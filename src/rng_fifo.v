==> flow/design.v <==
module rng_fifo(
    input clk_i,
    input save,
    input rst_i,
    input reg [7:0] data_in,
    output reg [7:0] data_out_0,
    output reg [7:0] data_out_1,
    output reg [7:0] data_out_2,
    output reg [7:0] data_out_3,
    output reg [7:0] data_out_4,
    output reg [7:0] data_out_5,
    output reg [7:0] data_out_6,
    output reg [7:0] data_out_7,
    output reg [7:0] data_out_8,
    output reg [7:0] data_out_9,
    output reg [7:0] data_out_10
);
reg [7:0] data_stack_0;
reg [7:0] data_stack_1;
reg [7:0] data_stack_2;
reg [7:0] data_stack_3;
reg [7:0] data_stack_4;
reg [7:0] data_stack_5;
reg [7:0] data_stack_6;
reg [7:0] data_stack_7;
reg [7:0] data_stack_8;
reg [7:0] data_stack_9;
reg [7:0] data_stack_10;
reg [7:0] data_receiver;
reg [3:0] cycle_count;
always@(posedge clk_i or negedge rst_i)
    begin
        if(!rst_i)
            begin
                data_stack_0    =  8'b00000000; 
                data_stack_1    =  8'b00000000; 
                data_stack_2    =  8'b00000000; 
                data_stack_3    =  8'b00000000; 
                data_stack_4    =  8'b00000000; 
                data_stack_5    =  8'b00000000; 
                data_stack_6    =  8'b00000000; 
                data_stack_7    =  8'b00000000; 
                data_stack_8    =  8'b00000000; 
                data_stack_9    =  8'b00000000; 
                data_stack_10   =  8'b00000000; 
                cycle_count     =  4'b0000;
            end
        else 
            if(save)
                begin
                    cycle_count = cycle_count + 1'b1;
                    data_receiver = data_in;
                    if(cycle_count == 1) 
                        begin
                            data_stack_0    =  data_receiver;
                        end
                    else 
                    if(cycle_count == 2) 
                        begin
                            data_stack_1    =  data_stack_0;
                            data_stack_0    =  data_receiver;
                        end
                    else 
                    if(cycle_count == 3) 
                        begin
                            data_stack_2    =  data_stack_1;
                            data_stack_1    =  data_stack_0;
                            data_stack_0    =  data_receiver;
                        end
                    else 
                    if(cycle_count == 4) 
                        begin
                            data_stack_3    =  data_stack_2;   
                            data_stack_2    =  data_stack_1;
                            data_stack_1    =  data_stack_0;
                            data_stack_0    =  data_receiver;
                        end
                    else 
                    if(cycle_count == 5) 
                        begin
                            data_stack_4    =  data_stack_3; 
                            data_stack_3    =  data_stack_2;   
                            data_stack_2    =  data_stack_1;
                            data_stack_1    =  data_stack_0;
                            data_stack_0    =  data_receiver;
                        end
                    else 
                    if(cycle_count == 6) 
                        begin
                            data_stack_5    =  data_stack_4; 
                            data_stack_4    =  data_stack_3; 
                            data_stack_3    =  data_stack_2;   
                            data_stack_2    =  data_stack_1;
                            data_stack_1    =  data_stack_0;
                            data_stack_0    =  data_receiver;
                        end
                    else 
                    if(cycle_count == 7) 
                        begin
                            data_stack_6    =  data_stack_5;                      
                            data_stack_5    =  data_stack_4; 
                            data_stack_4    =  data_stack_3; 
                            data_stack_3    =  data_stack_2;   
                            data_stack_2    =  data_stack_1;
                            data_stack_1    =  data_stack_0;
                            data_stack_0    =  data_receiver;
                        end
                    else 
                    if(cycle_count == 8) 
                        begin
                            data_stack_7    =  data_stack_6;                      
                            data_stack_6    =  data_stack_5;                      
                            data_stack_5    =  data_stack_4; 
                            data_stack_4    =  data_stack_3; 
                            data_stack_3    =  data_stack_2;   
                            data_stack_2    =  data_stack_1;
                            data_stack_1    =  data_stack_0;
                            data_stack_0    =  data_receiver;
                        end
                    else 
                    if(cycle_count == 9) 
                        begin
                            data_stack_8    =  data_stack_7;   
                            data_stack_7    =  data_stack_6;                      
                            data_stack_6    =  data_stack_5;                      
                            data_stack_5    =  data_stack_4; 
                            data_stack_4    =  data_stack_3; 
                            data_stack_3    =  data_stack_2;   
                            data_stack_2    =  data_stack_1;
                            data_stack_1    =  data_stack_0;
                            data_stack_0    =  data_receiver;
                        end
                    else 
                    if(cycle_count == 10) 
                        begin
                            data_stack_9    =  data_stack_8;                     
                            data_stack_8    =  data_stack_7;   
                            data_stack_7    =  data_stack_6;                      
                            data_stack_6    =  data_stack_5;                      
                            data_stack_5    =  data_stack_4; 
                            data_stack_4    =  data_stack_3; 
                            data_stack_3    =  data_stack_2;   
                            data_stack_2    =  data_stack_1;
                            data_stack_1    =  data_stack_0;
                            data_stack_0    =  data_receiver;
                        end
                    else 
                    if(cycle_count == 11) 
                        begin
                            data_stack_10   =  data_stack_9;                   
                            data_stack_9    =  data_stack_8;                     
                            data_stack_8    =  data_stack_7;   
                            data_stack_7    =  data_stack_6;                      
                            data_stack_6    =  data_stack_5;                      
                            data_stack_5    =  data_stack_4; 
                            data_stack_4    =  data_stack_3; 
                            data_stack_3    =  data_stack_2;   
                            data_stack_2    =  data_stack_1;
                            data_stack_1    =  data_stack_0;
                            data_stack_0    =  data_receiver;
                        end
                    else 
                        begin
                            data_stack_10   =  data_stack_10;                   
                            data_stack_9    =  data_stack_9;                     
                            data_stack_8    =  data_stack_8;   
                            data_stack_7    =  data_stack_7;                      
                            data_stack_6    =  data_stack_6;                      
                            data_stack_5    =  data_stack_5; 
                            data_stack_4    =  data_stack_4; 
                            data_stack_3    =  data_stack_3;   
                            data_stack_2    =  data_stack_2;
                            data_stack_1    =  data_stack_1;
                            data_stack_0    =  data_stack_0;
                        end
                end
    end
always@(*)
    begin
        data_out_0  = data_stack_0;
        data_out_1  = data_stack_1;
        data_out_2  = data_stack_2;
        data_out_3  = data_stack_3;
        data_out_4  = data_stack_4;
        data_out_5  = data_stack_5;
        data_out_6  = data_stack_6;
        data_out_7  = data_stack_7;
        data_out_8  = data_stack_8;
        data_out_9  = data_stack_9;
        data_out_10 = data_stack_10;
    end
endmodule
# Tool chain data of rng_fifo
# Tool output for the design above, in the order of the flow.
# Lines are those of the file above, counted from 1.
# Operators carry their Yosys type and port widths (W data, S select, Z words).
# Cell names lack the library's common part.
# A cell with - has no value.
[design]
top_module = "rng_fifo"
clk_port = "clk_i"
lib = "sky130hd"
corner = "tt_025C_1v80"

# Elaborated design
# Source: Yosys, flattened and elaborated, memories not mapped. Widths are those after wreduce. Registers that Yosys merges into a memory's read port (data or address) are not register bits. Print and check cells do not count. Equal cells are merged and count once.
[bits]
wordCells = 120
output_inout_bits = 88
inputBits = 11
register_bits = 92
[op_classes]
addsub = 1
logic = 10
eq_ne = 11
muxes = 65
n_reduce_logical = 21
[op_table]
columns = ["op", "count"]
rows = [
  ["$mux W8", 65],
  ["$eq A4 B3 Y1 const B", 4],
  ["$eq A4 B4 Y1 const B", 4],
  ["$reduce_and A12 Y1", 1],
  ["$reduce_and A11 Y1", 1],
  ["$reduce_bool A11 Y1", 1],
  ["$not A1 Y1", 10],
  ["$reduce_and A10 Y1", 1],
  ["$reduce_bool A10 Y1", 1],
  ["$reduce_and A9 Y1", 1],
  ["$reduce_bool A9 Y1", 1],
  ["$eq A4 B2 Y1 const B", 2],
  ["$reduce_and A8 Y1", 1],
  ["$reduce_bool A8 Y1", 1],
  ["$reduce_and A7 Y1", 1],
  ["$reduce_bool A7 Y1", 1],
  ["$reduce_and A6 Y1", 1],
  ["$reduce_bool A6 Y1", 1],
  ["$reduce_and A5 Y1", 1],
  ["$reduce_bool A5 Y1", 1],
  ["$add A4 B1 Y4 const B", 1],
  ["$eq A4 B1 Y1 const B", 1],
  ["$reduce_and A4 Y1", 1],
  ["$reduce_bool A4 Y1", 1],
  ["$reduce_and A3 Y1", 1],
  ["$reduce_bool A3 Y1", 1],
  ["$reduce_and A2 Y1", 1],
  ["$reduce_bool A2 Y1", 1],
]

# Logic depth
# Yosys ltp: most cells in a row. Word level: on the elaborated netlist, between registers, memories and ports. Mapped: between sequential cells and ports; inverters and the memories' decode and read muxes count.
[depth]
ltp_word = 13
abc_area = 0
depth_mapped = 10
ltp_nobuf = 7

# Mapped cells and area
# Source: synth_stat.txt of the flow (Yosys; design flattened, memories mapped). It holds for the ABC_AREA given above (unset counts as 0); a run with the other value may have another netlist.
# The area totals of this step are shown rounded.
[by_type]
columns = ["cell", "count", "area_total_um2"]
rows = [
  ["dfrtp_1", 92, 2.3E+03],
  ["mux2_2", 87, 979.69],
  ["ha_1", 5, 62.56],
  ["xnor2_1", 5, 43.792],
  ["buf_2", 8, 40.038],
  ["nand2_1", 9, 33.782],
  ["nor2_1", 8, 30.029],
  ["o21ai_0", 6, 30.029],
  ["a311oi_4", 1, 26.275],
  ["nand3_1", 5, 25.024],
  ["nor3_1", 5, 25.024],
  ["mux2_1", 2, 22.522],
  ["nand2b_1", 3, 18.768],
  ["a21oi_1", 3, 15.014],
  ["inv_1", 4, 15.014],
  ["and2_1", 2, 12.512],
  ["and3_1", 2, 12.512],
  ["nor2_2", 2, 12.512],
]
# Not listed: further types 27, cells in them 31.
[mapped]
cells = 280
sequential_area_um2 = 2300
area_um2 = 3950
ff_cells = 92
n_buf = 13

# Worst setup path after synthesis
# OpenSTA on the mapped netlist: ideal clock, no wires. The path of least setup slack (recovery checks aside). Input and output delay are each 20% of the period. Register names are those of the netlist, which keeps one name where synthesis merged equal registers.
[synth_path]
path_kind = "register to register"
from = "reg cycle_count[1]"
to = "reg data_stack_4[0]"
delay_ps = 2529
path_slack_ps = 302
n_path_buf = 2
arrival_time_ps = 2404
driving_pins = 9
period_ps = 2830
required_ps = 2705
launch_ps = 0
setup_time_ps = 125
period_less_setup_slack_ps = 2528
# "delay_ps" is the arrival time less input delay plus setup time.
# "driving_pins" counts driving pins, that of a launching flip-flop among them; a cell with two outputs on the path counts twice.
# "period_less_setup_slack_ps" is the clock period less the worst setup slack; recovery checks do not enter. This is arithmetic on one report: input and output delays are still those of the set period (20% each).
# Between the ends stands the longest chain of elaborated cells between them, by number of cells; it is not shown to be the way that was timed. Of several equally long chains one is given.
# Each line given opens the expression or statement behind the cell; cells for indexed reads and writes are added by Yosys, which also makes memories of some case tables.
# At most two assigning lines are given for a register; there are more.
[synth_between]
path_cell_list = "dfrtp_1 buf_2 inv_1 ha_1 buf_2 or3_4 a221o_1 a311oi_4 mux2_2"
elab_chain_len = 9
cells_between = 25
cone_lines = 12
cone_classes = "1 x add/sub; 11 x eq/ne; 7 x mux; 4 x logic; 2 x reduce/logical"
[synth_lines]
columns = ["element", "line_no", "rtl"]
rows = [
  ["start, declared", 30, "reg [3:0] cycle_count;"],
  ["start, assigned", 46, "cycle_count     =  4'b0000;"],
  ["start, assigned", 51, "cycle_count = cycle_count + 1'b1;"],
  ["$add A4 B1 Y4", 51, ""],
  ["$eq A4 B4 Y1", 148, "if(cycle_count == 11)"],
  ["$mux W8", 148, ""],
  ["$mux W8", 134, "if(cycle_count == 10)"],
  ["$mux W8", 121, "if(cycle_count == 9)"],
  ["$mux W8", 109, "if(cycle_count == 8)"],
  ["$mux W8", 98, "if(cycle_count == 7)"],
  ["$mux W8", 88, "if(cycle_count == 6)"],
  ["$mux W8", 79, "if(cycle_count == 5)"],
  ["end, assigned", 81, "data_stack_4    =  data_stack_3;"],
  ["end, assigned", 91, "data_stack_4    =  data_stack_3;"],
  ["end, declared", 22, "reg [7:0] data_stack_4;"],
]

# Path in the finished layout
# Path of least setup slack in the final report of flow run A (OpenROAD, finished layout, wires in). Where an end is a register, its clock arrival counts in the times.
# The report prints the path's times to 10 ps; the period is as set.
[layout_path]
path_kind = "register to register"
from = "reg cycle_count[0]"
to = "reg data_stack_4[4]"
period_ps = 2870
setup_time_ps = 110
driving_pins = 8
launch_ps = 340
required_ps = 3090
arrival_time_ps = 2690
path_slack_ps = 400
n_path_buf = 2
# Between the ends stands the longest chain of elaborated cells between them, by number of cells; it is not shown to be the way that was timed. Of several equally long chains one is given.
# At most two assigning lines are given for a register; there are more.
[layout_between]
path_cell_list = "dfrtp_1 buf_4 ha_1 or3_4 a221o_1 a311oi_4 buf_6 mux2_2"
elab_chain_len = 9
cells_between = 25
cone_lines = 12
cone_classes = "1 x add/sub; 11 x eq/ne; 7 x mux; 4 x logic; 2 x reduce/logical"
[layout_lines]
columns = ["element", "line_no", "rtl"]
rows = [
  ["start, declared", 30, "reg [3:0] cycle_count;"],
  ["start, assigned", 46, "cycle_count     =  4'b0000;"],
  ["start, assigned", 51, "cycle_count = cycle_count + 1'b1;"],
  ["$add A4 B1 Y4", 51, ""],
  ["$eq A4 B4 Y1", 148, "if(cycle_count == 11)"],
  ["$mux W8", 148, ""],
  ["$mux W8", 134, "if(cycle_count == 10)"],
  ["$mux W8", 121, "if(cycle_count == 9)"],
  ["$mux W8", 109, "if(cycle_count == 8)"],
  ["$mux W8", 98, "if(cycle_count == 7)"],
  ["$mux W8", 88, "if(cycle_count == 6)"],
  ["$mux W8", 79, "if(cycle_count == 5)"],
  ["end, assigned", 81, "data_stack_4    =  data_stack_3;"],
  ["end, assigned", 91, "data_stack_4    =  data_stack_3;"],
  ["end, declared", 22, "reg [7:0] data_stack_4;"],
]

# 2 stored runs of rng_fifo in the flow (synthesis by Yosys, layout by OpenROAD, sky130hd cells), in arbitrary order. Constraints: input delay and output delay 20% of the set period each, output load 0.01 pF.
# By "timing.achieved_period_ps" is meant the clock period of the run minus its worst setup slack. This is arithmetic on one report: input and output delays are still those of the set period (20% each).
# "worst_setup_path_time_ps" means the part of the period allowed to the worst setup path (the constraints hold back 20% at inputs and 20% at outputs) less its slack; where the path has registers, the arrival times of their clocks count too.
# "power_total_mw" is the tool's figure for a default switching activity; nothing was simulated.
# "worst_setup_path_time_ps" is known to 10 ps.
# Results are given in rounded form.

[[run]]
name = "flow run A"
[run.settings]
period_ns = 2.87
CORE_UTILIZATION = 15
SETUP_SLACK_MARGIN = 0.39
PLACE_DENSITY = 0.51
HOLD_SLACK_MARGIN = 0.12
CORE_ASPECT_RATIO = 1.18
CORE_MARGIN = 9
CELL_PAD_IN_SITES_GLOBAL_PLACEMENT = 2
CELL_PAD_IN_SITES_DETAIL_PLACEMENT = 0
GPL_TIMING_DRIVEN = 0
CTS_CLUSTER_DIAMETER = 121
SLEW_MARGIN = 25
CAP_MARGIN = 20
[run.results]
power_total_mw = 6.85
yosys.chip_area_um2 = 3950
worst_setup_path_time_ps = 2470
worst_path_kind = "register to register"
timing.achieved_period_ps = 2472
final_die_area_um2 = 32500
setup_worst_slack_ps = 398
util_pct = 22.9
tns_ps = 0
layout_stdcell_area_um2 = 5940

[[run]]
name = "flow run B"
[run.settings]
period_ns = 2.26
CORE_UTILIZATION = 52
SETUP_SLACK_MARGIN = 0.05
PLACE_DENSITY = 0.51
CELL_PAD_IN_SITES_DETAIL_PLACEMENT = 0
GPL_TIMING_DRIVEN = 0
MAX_ROUTING_LAYER = "met4"
CAP_MARGIN = 20
CORE_MARGIN = 2
SLEW_MARGIN = 20
[run.results]
power_total_mw = 8.56
yosys.chip_area_um2 = 3950
worst_setup_path_time_ps = 2480
worst_path_kind = "register to register"
timing.achieved_period_ps = 2485
final_die_area_um2 = 8300
setup_worst_slack_ps = -225
util_pct = 78.1
tns_ps = -6430
layout_stdcell_area_um2 = 5690
